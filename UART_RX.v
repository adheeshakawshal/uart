==> flow/design.v <==
module UART_RX #(
  parameter CLKS_PER_BIT = 16
) (
   input            clk,      
   input            rst_n, 
   input            data_in,   
   output reg [7:0] data_out
);
  parameter IDLE  = 2'b00, START = 2'b01, DATA = 2'b10, STOP = 2'b11;
  reg [7:0]  data_val;       
  reg [15:0] clk_counter;   
  reg [3:0]  filtercount;      
  reg [1:0]  STATE = IDLE; 
  reg [3:0]  bitcount;      
  reg        flag = 1;     
  reg        statflag = 1; 
  always @(posedge clk or negedge rst_n) begin
    if (~rst_n) begin
      bitcount <= 0;
      statflag <= 0;
		data_out<=0;
    end else begin
      case (STATE)
        IDLE: begin
          if (data_in==0) begin
            STATE <= START;  
				clk_counter<=0;
          end
        end
        START: begin
			 clk_counter <= clk_counter + 1;
          if (data_in == 0 && clk_counter == CLKS_PER_BIT/2 -1) begin
            STATE <= DATA;
            bitcount <= 0;
				clk_counter<=0;
				data_val<=8'h00;
			 end
			 else if (data_in == 1 && clk_counter == CLKS_PER_BIT/2 -1) begin 
				STATE <= IDLE;
			 end
        end
        DATA: begin
          clk_counter <= clk_counter + 1;
          if (data_in && clk_counter == CLKS_PER_BIT) begin
            data_val <= {1'b1, data_val[7:1]};
				clk_counter<=0;
				bitcount <= bitcount + 1;
          end
			 else if (data_in==0 && clk_counter == CLKS_PER_BIT)begin
				data_val <= {1'b0, data_val[7:1]};
				clk_counter<=0;
				bitcount <= bitcount + 1;
          end
          if (bitcount > 7) begin
            STATE <= STOP;
            clk_counter <= 0;
          end
        end
        STOP: begin
          if (data_in && clk_counter == CLKS_PER_BIT) begin
					data_out<=data_val;
					STATE <= IDLE;
			 end 
			 else if (data_in==0 && clk_counter == CLKS_PER_BIT) begin
					STATE <= IDLE;
			 end 
            clk_counter <= clk_counter + 1;
          end 
        default: STATE <= IDLE;
      endcase
    end
  end
endmodule
; ---- Tool chain data of UART_RX
; Tool output for the design above, in the order of the flow.
; Lines are those of the file above, counted from 1.
; Operators: Yosys type, input widths -> output width; for muxes data width and select width s.
; The mark n/a stands for no value.
[inputs]
top = UART_RX
clock = clk
lib = sky130hd
pvt_corner = tt_025C_1v80

; ---- After elaboration
; Counts by Yosys on the flattened word-level netlist (proc, flatten, opt, wreduce; memories kept). Register bits leave out memories and registers merged into their read ports (data or address). Print and check cells are left out. Cells with the same type and inputs are merged into one.
[op_classes]
n_logic = 1
equal = 11
n_cmp = 1
n_reduce_logical = 12
mux = 21
add_sub_neg = 2
[ops]
columns = cell, count
row1 = $mux 16, 5
row2 = $pmux 16 s4, 1
row3 = $mux 8, 3
row4 = $add 16x1->16 const B, 1
row5 = $eq 16x3->1 const B, 1
row6 = $eq 16x5->1 const B, 1
row7 = $pmux 8 s2, 1
row8 = $mux 4, 3
row9 = $mux 2, 6
row10 = $ne 3x3->1 const B, 3
row11 = $pmux 4 s2, 1
row12 = $pmux 2 s4, 1
row13 = $ne 2x2->1 const B, 3
row14 = $reduce_and 3->1, 2
row15 = $reduce_and 6->1, 1
row16 = $logic_and 1x1->1, 4
row17 = $eq 2x2->1 const B, 2
row18 = $add 4x1->4 const B, 1
row19 = $gt 4x3->1 const B, 1
row20 = $reduce_and 4->1, 1
row21 = $reduce_bool 4->1, 1
row22 = $eq 2x1->1 const B, 1
row23 = $logic_not 2->1, 1
row24 = $reduce_and 2->1, 1
row25 = $reduce_bool 2->1, 1
row26 = $not 1->1, 1
[bits]
elab_cells = 53
output_inout_bits = 8
inputBits = 3
regBits = 38

; ---- Logic depth
; Depth = most cells in a row (Yosys ltp): at word level without a register or memory, in the mapped netlist without a sequential cell, where the memories' decode and read muxes count.
[depth]
word_depth = 6
ABC_AREA = 0
depth_mapped = 9
depth_no_buf = 7

; ---- Netlist
; Source: synth_stat.txt of the flow (Yosys; design flattened, memories mapped). It holds for the ABC_AREA given above (unset counts as 0); a run with the other value may have another netlist.
; Totals and module areas in this step are rounded.
[mapped]
flip_flops = 38
buf_cells = 4
stdcells = 171
synth_area_um2 = 2030
seqArea_um2 = 1080
[by_type]
columns = cell_type, count, type_area_um2
row1 = sky130_fd_sc_hd__edfxtp_1, 26, 780.749
row2 = sky130_fd_sc_hd__dfrtp_1, 12, 300.288
row3 = sky130_fd_sc_hd__mux2_4, 8, 120.115
row4 = sky130_fd_sc_hd__ha_1, 8, 100.096
row5 = sky130_fd_sc_hd__nor2_1, 26, 97.594
row6 = sky130_fd_sc_hd__xnor2_1, 8, 70.067
row7 = sky130_fd_sc_hd__nor4_4, 3, 63.811
row8 = sky130_fd_sc_hd__and2_1, 10, 62.56
row9 = sky130_fd_sc_hd__xor2_1, 6, 52.55
row10 = sky130_fd_sc_hd__nand4_1, 7, 43.792
row11 = sky130_fd_sc_hd__nand3_1, 7, 35.034
row12 = sky130_fd_sc_hd__inv_1, 9, 33.782
row13 = sky130_fd_sc_hd__nand2_1, 8, 30.029
row14 = sky130_fd_sc_hd__nor4b_4, 1, 23.773
row15 = sky130_fd_sc_hd__mux2i_1, 2, 20.019
row16 = sky130_fd_sc_hd__o21ai_0, 4, 20.019
row17 = sky130_fd_sc_hd__a221oi_1, 2, 17.517
row18 = sky130_fd_sc_hd__or2_1, 2, 12.512
; Other cell types: 19; their cells: 22.

; ---- Path before layout
; OpenSTA on the mapped netlist: ideal clock, no wires. The path of least setup slack (recovery checks aside). Input and output delay are each 20% of the period. Register names are those of the netlist, which keeps one name where synthesis merged equal registers.
[synth_path]
path_kind = register -> register
from = reg STATE[0]
to = reg (name not given)
setup_time_ns = 0.292
arrival_time_ns = 2.615
path_delay_ns = 2.907
setup_slack_ns = -0.217
tclk_ns = 2.69
t_first_pin_ns = 0.000
t_required_ns = 2.398
path_buffers = 0
stages = 7
synth_period_reached_ns = 2.907
; "path_delay_ns" = arrival - input delay + setup time.
; "stages": output pins that drive a net of the path, with the launching flip-flop's if there is one; two outputs of one cell count as two.
; "synth_period_reached_ns" is the clock period less the worst setup slack; recovery checks do not enter. This is arithmetic on one report: input and output delays are still those of the set period (20% each).
; At most two assigning lines are given for a register; there are more.
[synth_between]
cell_sequence = sky130_fd_sc_hd__edfxtp_1 -> sky130_fd_sc_hd__inv_1 -> sky130_fd_sc_hd__ha_1 -> sky130_fd_sc_hd__a21boi_0 -> sky130_fd_sc_hd__o21ai_0 -> sky130_fd_sc_hd__a221oi_1 -> sky130_fd_sc_hd__and2_1
[synth_rtl]
columns = item, line
row1 = from (decl), 13  ; reg [1:0]  STATE = IDLE;
row2 = from (assign), 26  ; STATE <= START;
row3 = from (assign), 33  ; STATE <= DATA;
; No chain of elaborated cells between the ends is given.

; ---- Path in the finished layout
; Path of least setup slack in the final report of entry A (OpenROAD, finished layout, wires in). Where an end is a register, its clock arrival counts in the times.
[layout_path]
path_kind = input -> register
from = in data_in
to = reg clk_counter[3]
tclk_ns = 5.77
t_first_pin_ns = 1.15
t_required_ns = 5.79
input_delay_ns = 1.15
setup_time_ns = 0.27
setup_slack_ns = 2.48
stages = 6
arrival_time_ns = 3.31
path_buffers = 1
; The rows between start and end are the longest chain of elaborated cells between them; the timing report does not say that the signal goes this way. Where chains are equally long, one stands for them.
; Each line given opens the expression or statement behind the cell; cells for indexed reads and writes are added by Yosys, which also makes memories of some case tables.
; At most two assigning lines are given for a register; there are more.
; Ways into the end's enable are left out, as the timed path ends at the data pin.
[layout_between]
cell_sequence = sky130_fd_sc_hd__clkdlybuf4s50_1 -> sky130_fd_sc_hd__nor4bb_1 -> sky130_fd_sc_hd__nand4_1 -> sky130_fd_sc_hd__a221oi_1 -> sky130_fd_sc_hd__or2_1 -> sky130_fd_sc_hd__nor2_1
elab_chain_len = 6
cells_between = 10
classes_between = mux (6); logic (1); reduce/logical (3)
[layout_rtl]
columns = item, line
row1 = from (decl), 6  ; input            data_in,
row2 = $not 1->1, 49  ; else if (data_in==0 && clk_counter == CLKS_PER_BIT)begin
row3 = $logic_and 1x1->1, 49
row4 = $mux 16, 49
row5 = $mux 16, 44  ; if (data_in && clk_counter == CLKS_PER_BIT) begin
row6 = $mux 16, 54  ; if (bitcount > 7) begin
row7 = $pmux 16 s4, 23  ; case (STATE)
row8 = to (assign), 31  ; clk_counter <= clk_counter + 1;
row9 = to (assign), 43  ; clk_counter <= clk_counter + 1;
row10 = to (decl), 11  ; reg [15:0] clk_counter;

--- measured runs ---
Stored flow runs of UART_RX (2 of them; Yosys, OpenROAD, sky130hd). They differ in their settings and are not a sequence. Constraints: input delay and output delay 20% of the set period each, output load 0.01 pF.
"achievedPeriod_ns" is the run's clock period less its worst setup slack. It is reckoned from that one timing run; input and output delays stay at 20% of the period that was set.
"power_total_mw": no workload was simulated; the value follows from the tool's default switching activity.
Measured values are rounded.

# entry A
==> flow/run.sh <==
#!/bin/bash
# the make line also repeats the synthesis and layout settings of config.mk as NAME=value (left out here)
make -C /OpenROAD-flow-scripts/flow DESIGN_CONFIG=/design/flow/config.mk WORK_HOME=/design/flow/orfs CLKGATE_MAP_FILE= finish
==> flow/config.mk <==
export PLATFORM = sky130hd
export DESIGN_NAME = UART_RX
export DESIGN_NICKNAME = UART_RX
export VERILOG_FILES = /design/flow/design.v
export SDC_FILE = /design/flow/constraint.sdc
export NUM_CORES = 4
export LEC_CHECK = 0
export CAP_MARGIN = 20
export CELL_PAD_IN_SITES_DETAIL_PLACEMENT = 2
export CORE_MARGIN = 2
export CORE_UTILIZATION = 40
export CTS_CLUSTER_SIZE = 88
export GPL_ROUTABILITY_DRIVEN = 1
export HOLD_SLACK_MARGIN = 0.11
export MIN_ROUTING_LAYER = met2
export PLACE_DENSITY_LB_ADDON = 0.24
export SLEW_MARGIN = 20
==> flow/constraint.sdc <==
create_clock -name core_clock -period 5.77 [get_ports {clk}]
set_input_delay 1.1540 -clock core_clock [delete_from_list [all_inputs] [get_ports {clk}]]
set_output_delay 1.1540 -clock core_clock [all_outputs]
set_load 0.01 [all_outputs]

==> entry A: results <==
ys_area_um2=2030
die_um2=5670
post_route_stdcell_area_um2=2300
ws_setup_ns=2.48
timing.setup.tns_ns=0.000
power_total_mw=0.533
achievedPeriod_ns=3.291

# entry B
==> flow/run.sh <==
#!/bin/bash
# the make line also repeats the synthesis and layout settings of config.mk as NAME=value (left out here)
make -C /OpenROAD-flow-scripts/flow DESIGN_CONFIG=/design/flow/config.mk WORK_HOME=/design/flow/orfs CLKGATE_MAP_FILE= finish
==> flow/config.mk <==
export PLATFORM = sky130hd
export DESIGN_NAME = UART_RX
export DESIGN_NICKNAME = UART_RX
export VERILOG_FILES = /design/flow/design.v
export SDC_FILE = /design/flow/constraint.sdc
export NUM_CORES = 4
export LEC_CHECK = 0
export CAP_MARGIN = 20
export CELL_PAD_IN_SITES_GLOBAL_PLACEMENT = 3
export CORE_MARGIN = 2
export CORE_UTILIZATION = 15
export CTS_CLUSTER_DIAMETER = 93
export CTS_CLUSTER_SIZE = 23
export GPL_ROUTABILITY_DRIVEN = 1
export GPL_TIMING_DRIVEN = 0
export MAX_ROUTING_LAYER = met5
export MIN_ROUTING_LAYER = met1
export SLEW_MARGIN = 20
export TNS_END_PERCENT = 5
==> flow/constraint.sdc <==
create_clock -name core_clock -period 4.46 [get_ports {clk}]
set_input_delay 0.8920 -clock core_clock [delete_from_list [all_inputs] [get_ports {clk}]]
set_output_delay 0.8920 -clock core_clock [all_outputs]
set_load 0.01 [all_outputs]

==> entry B: results <==
ys_area_um2=2030
die_um2=14500
post_route_stdcell_area_um2=2560
ws_setup_ns=1.39
timing.setup.tns_ns=0.000
power_total_mw=0.884
achievedPeriod_ns=3.072
--- end ---
